==> flow/design.v <==
`timescale 1ns/10ps
module MAC(
	input signed [7:0] inA,
	input signed [7:0] inB,
	input clear,
	input clock,
	output reg signed [18:0] outC
	);
	always @ (negedge clock) begin
	if (clear == 1'b1)
		outC <= inA*inB;
	else if (clear == 1'b0)
		outC <= inA*inB + outC;
	end
endmodule
# Reports on MAC
# What the tools print for MAC, step after step.
# Line numbers count from 1 in the design file above.
# A cell with -- has no value.
# setup
top	MAC
clock_port	clock
cell_library	sky130hd
lib_corner	tt_025C_1v80

# Word-level counts
# Source: Yosys, flattened and elaborated, memories not mapped. Widths are those after wreduce; folded enables and synchronous resets count as part of the registers. Registers that Yosys merges into a memory's read port (data or address) are not register bits. Print and check cells do not count. Equal cells are merged and count once.
# bits
output_inout_bits	19
input_bits	18
mem_bits_ro	0
clocked_rd_ports_x_width	0
regBits	19
latch_bits	0
memories	0
ram_bits	0
# classes
n_reduce_logical	0
n_mux	1
multipliers	1
compare	0
shifts	0
div	0
n_logic	0
n_addsub	1
eq_ne	0
# op_table
cell	count
8-bit by 8-bit multiplier with 16-bit output	1
16-bit by 19-bit adder with 19-bit output	1
19-bit 2-to-1 mux	1

# Depth
# Longest topological path by Yosys (ltp), each cell counted once; first at word level (registers and memories cut), then after technology mapping (sequential cells cut; the memories' decode and read muxes count).
# depth
ltp_word	3
abc_area	0
ltp_mapped	24
depth_no_buf	24

# After synthesis
# Source: synth_stat.txt of the flow (Yosys; design flattened, memories mapped). It holds for the ABC_AREA given above (unset counts as 0); a run with the other value may have another netlist.
# Totals and module areas in this step are rounded.
# types
cell	count	area_total_um2
sky130_fd_sc_hd__fa_1	56	1.12E+03
sky130_fd_sc_hd__ha_1	49	613.088
sky130_fd_sc_hd__dfxtp_1	19	380.365
sky130_fd_sc_hd__inv_1	96	360.346
sky130_fd_sc_hd__and2_1	45	281.52
sky130_fd_sc_hd__xnor2_1	23	201.443
sky130_fd_sc_hd__o21ai_0	26	130.125
sky130_fd_sc_hd__nand2_1	27	101.347
sky130_fd_sc_hd__xor2_1	10	87.584
sky130_fd_sc_hd__a21oi_1	17	85.082
sky130_fd_sc_hd__a21o_1	8	60.058
sky130_fd_sc_hd__mux2_2	5	56.304
sky130_fd_sc_hd__nor2_1	13	48.797
sky130_fd_sc_hd__a211oi_1	5	37.536
sky130_fd_sc_hd__nand2b_1	6	37.536
sky130_fd_sc_hd__nor2b_1	6	37.536
sky130_fd_sc_hd__o21bai_1	5	37.536
sky130_fd_sc_hd__o41ai_4	1	27.526
# Other cell types: 25; their cells: 38.
# synth_totals
area_um2	4000
sequential_area_um2	380
flip_flops	19
buf_cells	3
cells	455

# Settings and measured results of 2 stored flow runs for module MAC (sky130hd), not sorted in any way. The constraints put input and output delay at 20% of the set period each and load the outputs with 0.01 pF.
# The results are shown rounded.
# Among the settings, n/a means not set for that run.
# Among the results, n/a means that no value is shown for the run.
stored run	period_ns	CORE_UTILIZATION	PLACE_DENSITY_LB_ADDON	CORE_ASPECT_RATIO	TNS_END_PERCENT	GPL_ROUTABILITY_DRIVEN	CAP_MARGIN	MAX_ROUTING_LAYER	CORE_MARGIN	SLEW_MARGIN	SETUP_SLACK_MARGIN	CELL_PAD_IN_SITES_GLOBAL_PLACEMENT	post_synth_area_um2	design.die.area_um2	finish.stdcell_area_um2	final_util_pct	setup_ws_ns	fin_tns_ns	hold_ws_ns
run 1	18.4	70	0.21	1.14	85	1	15	met5	2	20	n/a	n/a	4000	6400	5100	92	-0.11	-0.35	0.66
run 2	12.3	64	0.15	n/a	n/a	n/a	5	met4	2	20	2.48	3	n/a	n/a	n/a	n/a	n/a	n/a	n/a
# Run 2: no results, placement failed with FLW-0024
